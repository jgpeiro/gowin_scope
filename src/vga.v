==> flow/design.v <==
module Vga (
    input i_rst,           
    input i_clk,           
    output o_dclk,         
    output o_hsync,        
    output o_vsync,        
    output o_bl,           
    output o_de,           
    output [15:0] o_x,      
    output [15:0] o_y       
);
    parameter HLOW = 4;
    parameter HBP  = 40;
    parameter HACT = 480;
    parameter HFP  = 8;
    parameter VLOW = 4;
    parameter VBP  = 12;
    parameter VACT = 272;
    parameter VFP  = 8;
    parameter HA = HLOW;
    parameter HB = HLOW + HBP;
    parameter HC = HLOW + HBP + HACT;
    parameter HD = HLOW + HBP + HACT + HFP;
    parameter VA = VLOW;
    parameter VB = VLOW + VBP;
    parameter VC = VLOW + VBP + VACT;
    parameter VD = VLOW + VBP + VACT + VFP;
    reg [15:0] hcnt;
    reg [15:0] vcnt;
    always @(negedge i_clk or posedge i_rst) begin
        if( i_rst ) begin
            hcnt <= 0;
            vcnt <= 0;
        end else begin
            if( hcnt < HD-1 ) begin
                hcnt <= hcnt + 1'b1;
            end else begin
                hcnt <= 0;
                if( vcnt < VD-1 ) begin
                    vcnt <= vcnt + 1'b1;
                end else begin
                    vcnt <= 0;
                end
            end
        end
    end
    assign o_bl     = i_rst?0:1;
    assign o_dclk   = i_rst?0:!i_clk;
    assign o_hsync  = ( hcnt < HA )? 1'b0 : 1'b1;
    assign o_vsync  = ( vcnt < VA )? 1'b0 : 1'b1;
    assign o_de     = ( (HB <= hcnt && hcnt < HC) &&
                        (VB <= vcnt && vcnt < VC) )? 1'b1 : 1'b0;
    assign o_x      = ( o_de == 1'b1 )? (hcnt[8:0] - HB[8:0]) : 9'b0;
    assign o_y      = ( o_de == 1'b1 )? (vcnt[8:0] - VB[8:0]) : 9'b0;
endmodule
# From RTL to reports: Vga
# What the tools print for Vga, step after step.
# Lines are those of the file above, counted from 1.
# Operators carry their Yosys type and port widths (W data, S select, Z words).
# Cell names lack the library's common part.
# The mark n/a stands for no value.
[setup]
top_module = "Vga"
clock_port = "i_clk"
lib = "sky130hd"
lib_corner = "tt_025C_1v80"

# Word level
# Source: Yosys, flattened and elaborated, memories not mapped. Widths are those after wreduce; folded enables and synchronous resets count as part of the registers. Registers that Yosys merges into a memory's read port (data or address) are not register bits. Print and check cells do not count. Equal cells are merged and count once.
[word_totals]
mem_bits_ro = 0
n_memories = 0
ram_bits = 0
latch_bits = 0
wordCells = 27
in_bits = 2
regBits = 32
output_inout_bits = 37
clocked_rd_ports_x_width = 0
[classes]
add_sub_neg = 4
muxes = 9
n_eq = 0
n_reduce_logical = 4
n_div = 0
shift = 0
bitwise = 0
mul = 0
n_cmp = 8
[ops]
columns = ["operator", "n"]
rows = [
  ["$mux W16", 4],
  ["$add A16 B1 Y16 const B", 2],
  ["$lt A16 B10 Y1 const B", 2],
  ["$lt A16 B3 Y1 const B", 2],
  ["$lt A16 B9 Y1 const B", 2],
  ["$le A5 B16 Y1 const A", 1],
  ["$le A6 B16 Y1 const A", 1],
  ["$sub A9 B5 Y10 const B", 1],
  ["$sub A9 B6 Y10 const B", 1],
  ["$mux W1", 5],
  ["$logic_and A1 B1 Y1", 3],
  ["$logic_not A1 Y1", 1],
]

# Longest topological paths
# Depth = most cells in a row (Yosys ltp): at word level without a register or memory, in the mapped netlist without a sequential cell, where the memories' decode and read muxes count.
[logic_depth]
depth_word = 5
ABC_AREA = 0
ltp_mapped = 9
mapped_depth_nobuf = 7

# Mapped cells and area
# Yosys stat after the flow's synthesis: flattened, memories mapped to cells. It holds for the ABC_AREA given above (unset counts as 0); a run with the other value may have another netlist.
[types]
columns = ["cell_type", "n", "area_total_um2"]
rows = [
  ["dfrtn_1", 32, 800.768],
  ["nor2_1", 46, 172.666],
  ["ha_1", 11, 137.632],
  ["buf_4", 12, 90.086],
  ["xnor2_1", 10, 87.584],
  ["inv_1", 17, 63.811],
  ["o21ai_0", 11, 55.053],
  ["nand2_1", 14, 52.55],
  ["nor3_1", 8, 40.038],
  ["a31oi_1", 6, 37.536],
  ["nor4_2", 3, 37.536],
  ["o31ai_1", 5, 37.536],
  ["buf_2", 7, 35.034],
  ["xor2_1", 4, 35.034],
  ["and2_1", 5, 31.28],
  ["a41oi_1", 3, 26.275],
  ["nand4_1", 4, 25.024],
  ["nor4b_4", 1, 23.773],
]
# Not listed: further types 23, cells in them 38.
[synth_totals]
seqArea_um2 = 800.8
ffs = 32
synth_area_um2 = 2037.0
buffers = 26
cells = 237

# 2 stored runs of Vga in the flow (synthesis by Yosys, layout by OpenROAD, sky130hd cells), in arbitrary order. Constraints: input delay and output delay 20% of the set period each, output load 0.01 pF.
# "design_power_uw" is the tool's figure for a default switching activity; nothing was simulated.

[[run]]
name = "stored run 1"
[run.settings]
period_ns = 10.6
CORE_UTILIZATION = 50
PLACE_DENSITY_LB_ADDON = 0.16
CORE_ASPECT_RATIO = 1.5
CORE_MARGIN = 2
CELL_PAD_IN_SITES_GLOBAL_PLACEMENT = 2
CELL_PAD_IN_SITES_DETAIL_PLACEMENT = 2
TNS_END_PERCENT = 30
ABC_AREA = 0
CAP_MARGIN = 25
SLEW_MARGIN = 20
[run.results]
outcome = "incomplete, placement halted on FLW-0024"

[[run]]
name = "stored run 2"
[run.settings]
period_ns = 10.7
CORE_UTILIZATION = 24
SETUP_SLACK_MARGIN = -1.05
PLACE_DENSITY = 0.8
CORE_MARGIN = 8
GPL_TIMING_DRIVEN = 1
GPL_ROUTABILITY_DRIVEN = 1
CAP_MARGIN = 25
SLEW_MARGIN = 30
[run.results]
timing.hold.ws_ps = 433
dieArea_um2 = 11691.0
worstSetupSlack_ps = -83
final_stdcell_area_um2 = 2557.4
layout_utilization_pct = 31.1
setupTns_ps = -743
synthArea_um2 = 2037.0
design_power_uw = 371.6
