==> flow/design.v <==
module Scope(
    input rst,
    input clk,
    input i_start,
    input i_stop,
    output reg o_busy,
    output reg o_done,
    input [7:0] i_adc_data
);
parameter STATE_IDLE = 8'b000001;
parameter STATE_PREV = 8'b000010;
parameter STATE_TRIG = 8'b000100;
parameter STATE_TRIG2= 8'b001000;
parameter STATE_POST = 8'b010000;
parameter STATE_DONE = 8'b100000;
parameter THRESHOLD = 136;
parameter PREV_MAX = 512/2;
parameter POST_MAX = 512/2;
reg [7:0] state;
reg [15:0] cnt;
always @(posedge clk or posedge rst) begin
    if(rst) begin
        state <= STATE_IDLE;
        cnt <= 0;
        o_busy <= 0;
        o_done <= 0;
    end else begin
        case(state)
            STATE_IDLE: begin
                cnt <= 0;
                o_done <= 0;
                if(i_start == 1)
                    state <= STATE_PREV;
            end
            STATE_PREV: begin
                o_busy <= 1;
                cnt <= cnt + 1'b1;
                if(cnt == PREV_MAX)
                    state <= STATE_TRIG;
            end
            STATE_TRIG: begin
                cnt <= 0;
                if(i_adc_data < THRESHOLD)
                    state <= STATE_TRIG2;
            end
            STATE_TRIG2: begin
                if(i_adc_data >= THRESHOLD)
                    state <= STATE_POST;
            end
            STATE_POST: begin
                cnt <= cnt + 1'b1;
                if(cnt == POST_MAX)
                    state <= STATE_DONE;
            end
            STATE_DONE: begin
                if(i_stop == 1)
                    state <= STATE_IDLE;
                o_busy <= 0;
                o_done <= 1;
            end
            default: begin
              state <= STATE_IDLE;
              end
        endcase
    end
end
endmodule
# ---- Tool chain data of Scope
# Tool output for the design above, in the order of the flow.
# Lines are those of the file above, counted from 1.
# Operators: Yosys type, input widths -> output width; for muxes data width and select width s.
# Cell names lack the library's common part.
# The mark -- stands for no value.
dict set report setup {
  top {Scope}
  clk_port {clk}
  library {sky130hd}
  lib_corner {tt_025C_1v80}
}

# ---- After elaboration
# Counts by Yosys on the flattened word-level netlist (proc, flatten, opt, wreduce; memories kept). Register bits leave out memories and registers merged into their read ports (data or address). Print and check cells are left out. Cells with the same type and inputs are merged into one.
dict set report bits {
  ff_bits 26
  latchBits 0
  mem_bits_rw 0
  romBits 0
  clocked_rd_ports_x_width 0
  n_memories 0
  input_bits 12
  output_inout_bits 2
  word_cells 36
}
dict set report op_classes {
  addsub 1
  mul 0
  n_div 0
  n_cmp 2
  equal 13
  shift 0
  n_mux 10
  bitwise 0
  n_reduce_logical 6
}
# operator count
set ops {}
lappend ops {{$pmux 8 s6} 1}
lappend ops {{$mux 8} 6}
lappend ops {{$pmux 16 s2} 1}
lappend ops {{$add 16x1->16 const B} 1}
lappend ops {{$eq 16x9->1 const B} 1}
lappend ops {{$ne 2x2->1 const B} 6}
lappend ops {{$eq 8x1->1 const B} 1}
lappend ops {{$eq 8x2->1 const B} 1}
lappend ops {{$eq 8x3->1 const B} 1}
lappend ops {{$eq 8x4->1 const B} 1}
lappend ops {{$eq 8x5->1 const B} 1}
lappend ops {{$eq 8x6->1 const B} 1}
lappend ops {{$ge 8x8->1 const B} 1}
lappend ops {{$lt 8x8->1 const B} 1}
lappend ops {{$reduce_bool 2->1} 3}
lappend ops {{$reduce_and 6->1} 1}
lappend ops {{$reduce_or 2->1} 2}
lappend ops {{$pmux 1 s2} 2}

# ---- Depth
# Depth = most cells in a row (Yosys ltp): at word level without a register or memory, in the mapped netlist without a sequential cell, where the memories' decode and read muxes count.
dict set report logic_depth {
  ltp_word 3
  abc_area 0
  ltp_mapped 6
  depth_no_buf 6
}

# ---- Mapped cells and area
# The flow's flattened synthesis, as Yosys stat reports it; memories are mapped. The netlist is that of the ABC_AREA named above (0 if unset); the other value can give another one.
# Totals and module areas in this step are rounded.
dict set report mapped {
  stdcells 116
  mapped_area_um2 1230
  seqArea_um2 602
  ffs 24
  buf_cells 2
}
# type count area_total_um2
set types {}
lappend types {dfrtp_1 23 575.552}
lappend types {mux2i_1 9 90.086}
lappend types {nand2_1 20 75.072}
lappend types {o21ai_0 9 45.043}
lappend types {a22o_1 4 35.034}
lappend types {bufbuf_16 1 32.531}
lappend types {dfstp_2 1 26.275}
lappend types {nor2_1 7 26.275}
lappend types {xor2_1 3 26.275}
lappend types {ha_1 2 25.024}
lappend types {nand3_1 5 25.024}
lappend types {and4_4 2 22.522}
lappend types {inv_1 5 18.768}
lappend types {nand4_1 3 18.768}
lappend types {nor4_1 3 18.768}
lappend types {and4_1 2 17.517}
lappend types {nor4b_1 2 17.517}
lappend types {nor3_4 1 16.266}
# Other cell types: 14; their cells: 14.

# ---- Worst setup path after synthesis
# Path of least setup slack by OpenSTA after synthesis, without wires, with an ideal clock, recovery checks aside; 20% of the period is set as input and as output delay. Where synthesis merged equal registers, the netlist keeps one of their names.
dict set report synth_timing {
  path_type {register to register}
  from {register cnt[0]}
  to {register cnt[10]}
  tclk_ns 1.42
  setup_time_ns 0.079
  launch_ns 0.000
  t_arrival_ns 1.305
  required_time_ns 1.341
  setup_slack_ns 0.036
  path_delay_ns 1.384
  stages 6
  n_path_buf 0
  period_less_setup_slack_ns 1.384
}
# "path_delay_ns" is the arrival time less input delay plus setup time.
# "stages" counts driving pins, that of a launching flip-flop among them; a cell with two outputs on the path counts twice.
# "period_less_setup_slack_ns" is the clock period less the worst setup slack; recovery checks do not enter. This is arithmetic on one report: input and output delays are still those of the set period (20% each).
# Between the ends stands the longest chain of elaborated cells between them, by number of cells; it is not shown to be the way that was timed. Of several equally long chains one is given.
# Each line given opens the expression or statement behind the cell; cells for indexed reads and writes are added by Yosys, which also makes memories of some case tables.
# A register here has more assigning lines than the two given.
dict set report synth_between {
  cell_sequence {dfrtp_1 ha_1 and4_1 and2b_1 nand4_1 mux2i_1}
  elab_chain_cells 2
  cells_between 2
  cone_classes {1 x add/sub; 1 x mux}
}
# element line
set synth_lines {}
lappend synth_lines {{from (decl)} 20} ;# reg [15:0] cnt;
lappend synth_lines {{from (assign)} 37} ;# cnt <= cnt + 1'b1;
lappend synth_lines {{from (assign)} 51} ;# cnt <= cnt + 1'b1;
lappend synth_lines {{$add 16x1->16} 51}
lappend synth_lines {{$pmux 16 s2} 28} ;# case(state)
lappend synth_lines {{to (assign)} 37}
lappend synth_lines {{to (assign)} 51}
lappend synth_lines {{to (decl)} 20}

# ---- Path in the finished layout
# From the final timing report of entry A: the path of least setup slack in the routed layout; clock arrival at registers is part of the times.
dict set report layout_timing {
  path_type {register to register}
  from {register cnt[0]}
  to {register cnt[10]}
  tclk_ns 1.14
  setup_time_ns 0.10
  launch_ns 0.32
  t_arrival_ns 1.61
  required_time_ns 1.36
  setup_slack_ns -0.25
  stages 6
  n_path_buf 0
}
# Between the ends stands the longest chain of elaborated cells between them, by number of cells; it is not shown to be the way that was timed. Of several equally long chains one is given.
# A register here has more assigning lines than the two given.
dict set report layout_between {
  cell_sequence {dfrtp_1 ha_2 and4_4 and2b_2 nand4_1 mux2i_1}
  elab_chain_cells 2
  cells_between 2
  cone_classes {1 x add/sub; 1 x mux}
}
# element line
set layout_lines {}
lappend layout_lines {{from (decl)} 20} ;# reg [15:0] cnt;
lappend layout_lines {{from (assign)} 37} ;# cnt <= cnt + 1'b1;
lappend layout_lines {{from (assign)} 51} ;# cnt <= cnt + 1'b1;
lappend layout_lines {{$add 16x1->16} 51}
lappend layout_lines {{$pmux 16 s2} 28} ;# case(state)
lappend layout_lines {{to (assign)} 37}
lappend layout_lines {{to (assign)} 51}
lappend layout_lines {{to (decl)} 20}

# Flow measurements of Scope on sky130hd: 2 stored runs with different settings, listed in no order. Input and output delays are each 20% of the period that was set; the output load is 0.01 pF.
# "achievedPeriod_ns": clock period set for the run, less the worst setup slack. It is reckoned from that one timing run; input and output delays stay at 20% of the period that was set.
# "worst_setup_path_time_ns": the worst setup path's part of the clock period (all of it between registers, 20% less for each end at a port) less its slack. A launch clock that arrives late makes it longer, a capture clock that arrives late makes it shorter.
# "power_uw" is the tool's figure for a default switching activity; nothing was simulated.
# Measured values are rounded.
run="entry A" settings period_ns=1.14 CAP_MARGIN=20 CORE_MARGIN=2 CORE_UTILIZATION=40 SLEW_MARGIN=20
run="entry A" results synth_area_um2=1230 design_die_area_um2=3530 post_route_stdcell_area_um2=1750 final_util_pct=58.7 setup_worst_slack_ns=-0.246 total_negative_slack_ns=-2.93 power_uw=2470 achievedPeriod_ns=1.386 worst_setup_path_time_ns=1.39 critical_path_kind="register to register"
run="entry B" settings period_ns=1.96 CORE_UTILIZATION=41 SETUP_SLACK_MARGIN=0.43 PLACE_DENSITY_LB_ADDON=0.26 CORE_ASPECT_RATIO=0.52 SLEW_MARGIN=20 MIN_ROUTING_LAYER="met2" MAX_ROUTING_LAYER="met4" CAP_MARGIN=20 CORE_MARGIN=2
run="entry B" results synth_area_um2=1230 design_die_area_um2=3470 post_route_stdcell_area_um2=1460 final_util_pct=50.9 setup_worst_slack_ns=0.485 total_negative_slack_ns=0.000 power_uw=1360 achievedPeriod_ns=1.475 worst_setup_path_time_ns=1.48 critical_path_kind="register to register"
